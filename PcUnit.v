==> flow/design.v <==
module PcUnit(PC,PcReSet,PcSel,Adress,Jump,Jumpaddr,clk,pause);
	input   PcReSet;
	input   PcSel;
    input   Jump;
	input   clk;
    input   pause;
	input   [31:0] Adress;
    input   [25:0] Jumpaddr;
	output reg[31:0] PC;
	reg [31:0] temp;
	always@(posedge clk or posedge PcReSet)
	begin
		if(PcReSet == 1)
			PC <= 32'h0000_0000;
		else
            begin
                if((PC <= 32'h0000_006c) && (pause == 0))
                    PC = PC+4;
                if(PcSel == 1)
                    begin
                        temp = Adress << 2;
                        PC = PC+temp;
                    end
                if(Jump == 1)
                    begin
                        temp[27:2] = Jumpaddr[25:0];
                        temp[1:0] = 2'b00;
                        PC = {PC[31:28], temp[27:0]};
                    end
            end
	end
endmodule
==> Step by step through the tools: PcUnit <==
The steps from the RTL of PcUnit to its reports follow in flow order.
Lines are those of the file above, counted from 1.
Operators carry their Yosys type and port widths (W data, S select, Z words).
{ "setup": {"top_module": "PcUnit", "clk_port": "clk", "cell_library": "sky130hd", "pvt_corner": "tt_025C_1v80"} }

==> Word level <==
Counts by Yosys on the flattened word-level netlist (proc, flatten, opt, wreduce; memories kept). Register bits leave out memories and registers merged into their read ports (data or address); mux counts leave out enables and synchronous resets folded into registers. Print and check cells are left out. Cells with the same type and inputs are merged into one.
{ "word_totals": {"register_bits": 32, "latch_bits": 0, "mem_bits_rw": 0, "mem_bits_ro": 0, "clocked_rd_ports_x_width": 0, "mem_count": 0, "in_bits": 63} }
{ "classes": {"add_sub_neg": 2, "n_mul": 0, "div_mod_pow": 0, "compare": 1, "eq_ne": 0, "shifts": 0, "muxes": 3, "bitwise": 1, "n_reduce_logical": 1} }
{ "op_table": {"columns": ["operator", "count"], "rows": [
  ["$mux W32", 2],
  ["$add A32 B3 Y32 const B", 1],
  ["$add A32 B32 Y32", 1],
  ["$le A32 B7 Y1 const B", 1],
  ["$mux W28", 1],
  ["$logic_and A1 B1 Y1", 1],
  ["$not A1 Y1", 1]
]} }

==> Logic depth <==
Longest topological path by Yosys (ltp), each cell counted once; first at word level (registers and memories cut), then after technology mapping (sequential cells cut; the memories' decode and read muxes count).
{ "logic_depth": {"ltp_word": 6, "abc_area": 0, "ltp_mapped": 15, "depth_no_buf": 15} }

==> Netlist <==
Yosys stat after the flow's synthesis: flattened, memories mapped to cells. It holds for the ABC_AREA given above (unset counts as 0); a run with the other value may have another netlist.
Totals and module areas in this step are rounded.
{ "types": {"columns": ["cell_type", "count"], "rows": [
  ["sky130_fd_sc_hd__dfrtp_1", 30],
  ["sky130_fd_sc_hd__ha_1", 32],
  ["sky130_fd_sc_hd__a21oi_1", 49],
  ["sky130_fd_sc_hd__nand2_1", 38],
  ["sky130_fd_sc_hd__o21ai_0", 27],
  ["sky130_fd_sc_hd__clkbuf_1", 35],
  ["sky130_fd_sc_hd__nor3b_1", 13],
  ["sky130_fd_sc_hd__xnor2_1", 11],
  ["sky130_fd_sc_hd__xor2_1", 11],
  ["sky130_fd_sc_hd__a21o_1", 12],
  ["sky130_fd_sc_hd__nor2_1", 24],
  ["sky130_fd_sc_hd__mux2i_1", 8],
  ["sky130_fd_sc_hd__o21ai_1", 13],
  ["sky130_fd_sc_hd__nand4_1", 10],
  ["sky130_fd_sc_hd__o21a_1", 8],
  ["sky130_fd_sc_hd__inv_1", 15],
  ["sky130_fd_sc_hd__mux2_2", 5],
  ["sky130_fd_sc_hd__nor4_1", 9]
]} }
Not listed: further types 45, cells in them 100.
{ "synth_totals": {"stdcells": 450, "mapped_area_um2": 3480, "sequential_area_um2": 751, "flip_flops": 30, "buffers": 50} }

==> Timing after synthesis <==
Source: OpenSTA report_checks on the synthesized netlist (no wires, ideal clock, input and output delay 20% of the period each), path of least setup slack; recovery checks are left aside. Register names are those of the netlist, which keeps one name where synthesis merged equal registers.
{ "synth_timing": {"path_kind": "input to register", "from": "input pause", "to": "register PC[30]", "period_ns": 3.77, "input_delay_ns": 0.754, "setup_time_ns": 0.125, "t_first_pin_ns": 0.754, "arrival_time_ns": 3.522, "setup_slack_ns": 0.123, "path_delay_ns": 2.893, "driving_pins": 14, "path_buffers": 0, "period_less_setup_slack_ns": 3.647} }
"path_delay_ns" = arrival - input delay + setup time.
"driving_pins": output pins that drive a net of the path, with the launching flip-flop's if there is one; two outputs of one cell count as two.
"period_less_setup_slack_ns" is the clock period less the worst setup slack; recovery checks do not enter. This is arithmetic on one report: input and output delays are still those of the set period (20% each).
The rows between start and end are the longest chain of elaborated cells between them; the timing report does not say that the signal goes this way. Where chains are equally long, one stands for them.
Each line given opens the expression or statement behind the cell; cells for indexed reads and writes are added by Yosys, which also makes memories of some case tables.
A register here has more assigning lines than the two given.
{ "synth_via": {"path_cell_list": "sky130_fd_sc_hd__nor4_1 sky130_fd_sc_hd__nand3_1 sky130_fd_sc_hd__nor3_2 sky130_fd_sc_hd__xor2_1 sky130_fd_sc_hd__ha_1 sky130_fd_sc_hd__inv_1 sky130_fd_sc_hd__fa_1 sky130_fd_sc_hd__and2b_1 sky130_fd_sc_hd__o211ai_2 sky130_fd_sc_hd__a211oi_4 sky130_fd_sc_hd__a221oi_4 sky130_fd_sc_hd__o311ai_2 sky130_fd_sc_hd__xor2_1 sky130_fd_sc_hd__mux2_2", "elab_chain_cells": 5, "cone_cells": 5, "classes_between": "add/sub: 1; mux: 2; logic: 1; reduce/logical: 1"} }
{ "synth_rtl": {"columns": ["item", "line", "rtl"], "rows": [
  ["start, declared", 6, "input   pause;"],
  ["$not A1 Y1", 17, "if((PC <= 32'h0000_006c) && (pause == 0))"],
  ["$logic_and A1 B1 Y1", 17, null],
  ["$mux W32", 17, null],
  ["$add A32 B32 Y32", 22, "PC = PC+temp;"],
  ["$mux W32", 19, "if(PcSel == 1)"],
  ["end, assigned", 18, "PC = PC+4;"],
  ["end, assigned", 22, null],
  ["end, declared", 9, "output reg[31:0] PC;"]
]} }

==> Timing after layout <==
Path of least setup slack in the final report of stored run 1 (OpenROAD, finished layout, wires in). Where an end is a register, its clock arrival counts in the times.
{ "layout_timing": {"path_kind": "input to register", "from": "input pause", "to": "register PC[28]", "period_ns": 6.31, "input_delay_ns": 1.26, "setup_time_ns": 0.09, "t_first_pin_ns": 1.26, "arrival_time_ns": 5.02, "setup_slack_ns": 1.49, "driving_pins": 15, "path_buffers": 1} }
The rows between start and end are the longest chain of elaborated cells between them; the timing report does not say that the signal goes this way. Where chains are equally long, one stands for them.
A register here has more assigning lines than the two given.
{ "layout_via": {"path_cell_list": "sky130_fd_sc_hd__clkdlybuf4s50_1 sky130_fd_sc_hd__nor4_1 sky130_fd_sc_hd__nand3_1 sky130_fd_sc_hd__nor3_2 sky130_fd_sc_hd__xor2_1 sky130_fd_sc_hd__ha_1 sky130_fd_sc_hd__inv_1 sky130_fd_sc_hd__fa_1 sky130_fd_sc_hd__and2b_1 sky130_fd_sc_hd__o211ai_2 sky130_fd_sc_hd__a211oi_4 sky130_fd_sc_hd__o21ai_1 sky130_fd_sc_hd__a211oi_1 sky130_fd_sc_hd__nor4_1 sky130_fd_sc_hd__o31ai_1", "elab_chain_cells": 5, "cone_cells": 5, "classes_between": "add/sub: 1; mux: 2; logic: 1; reduce/logical: 1"} }
{ "layout_rtl": {"columns": ["item", "line", "rtl"], "rows": [
  ["start, declared", 6, "input   pause;"],
  ["$not A1 Y1", 17, "if((PC <= 32'h0000_006c) && (pause == 0))"],
  ["$logic_and A1 B1 Y1", 17, null],
  ["$mux W32", 17, null],
  ["$add A32 B32 Y32", 22, "PC = PC+temp;"],
  ["$mux W32", 19, "if(PcSel == 1)"],
  ["end, assigned", 18, "PC = PC+4;"],
  ["end, assigned", 22, null],
  ["end, declared", 9, "output reg[31:0] PC;"]
]} }

Ticket comment

2 stored runs of PcUnit in the flow (synthesis by Yosys, layout by OpenROAD, sky130hd cells), in arbitrary order. Constraints: input delay and output delay 20% of the set period each, output load 0.01 pF.
By "period_less_ws_ns" is meant the clock period of the run minus its worst setup slack. This is arithmetic on one report: input and output delays are still those of the set period (20% each).
"timing.worst_path_ns" is the time allowed to the run's worst setup path (the clock period less input and output delay, where it has them) less its slack. Clock arrival times count: a late capture clock shortens it, a late launch clock lengthens it.
By "design_power_uw" is meant OpenSTA's value without simulated activity: inputs other than the clock are taken to toggle once in ten clock periods, and the tool carries that through the logic.
Results are given in rounded form.
[
  {
    "run": "stored run 1",
    "settings": { "period_ns": 6.31, "CAP_MARGIN": 20, "CORE_MARGIN": 2, "CORE_UTILIZATION": 40, "SLEW_MARGIN": 20 },
    "results": { "dieArea_um2": 9470, "design_power_uw": 1200, "setup_worst_slack_ns": 1.49, "yosys_chip_area_um2": 3480, "period_less_ws_ns": 4.821, "timing.worst_path_ns": 3.56, "worst_setup_path_type": "input to register", "post_route_util_frac": 0.514, "hold_ws_ns": 0.517 }
  },
  {
    "run": "stored run 2",
    "settings": { "period_ns": 3.37, "CORE_UTILIZATION": 26, "SETUP_SLACK_MARGIN": 0.98, "PLACE_DENSITY_LB_ADDON": 0.04, "CORE_ASPECT_RATIO": 0.68, "CORE_MARGIN": 2, "CELL_PAD_IN_SITES_GLOBAL_PLACEMENT": 3, "CELL_PAD_IN_SITES_DETAIL_PLACEMENT": 0, "TNS_END_PERCENT": 85, "ABC_AREA": 0, "GPL_TIMING_DRIVEN": 1, "CTS_CLUSTER_DIAMETER": 375, "CAP_MARGIN": 20, "SLEW_MARGIN": 20 },
    "results": { "hold_ws_ns": 0.603, "yosys_chip_area_um2": 3480, "timing.worst_path_ns": 3.68, "worst_setup_path_type": "register to register", "period_less_ws_ns": 3.684, "design_power_uw": 2960, "setup_worst_slack_ns": -0.314, "post_route_util_frac": 0.439, "dieArea_um2": 14400 }
  }
]
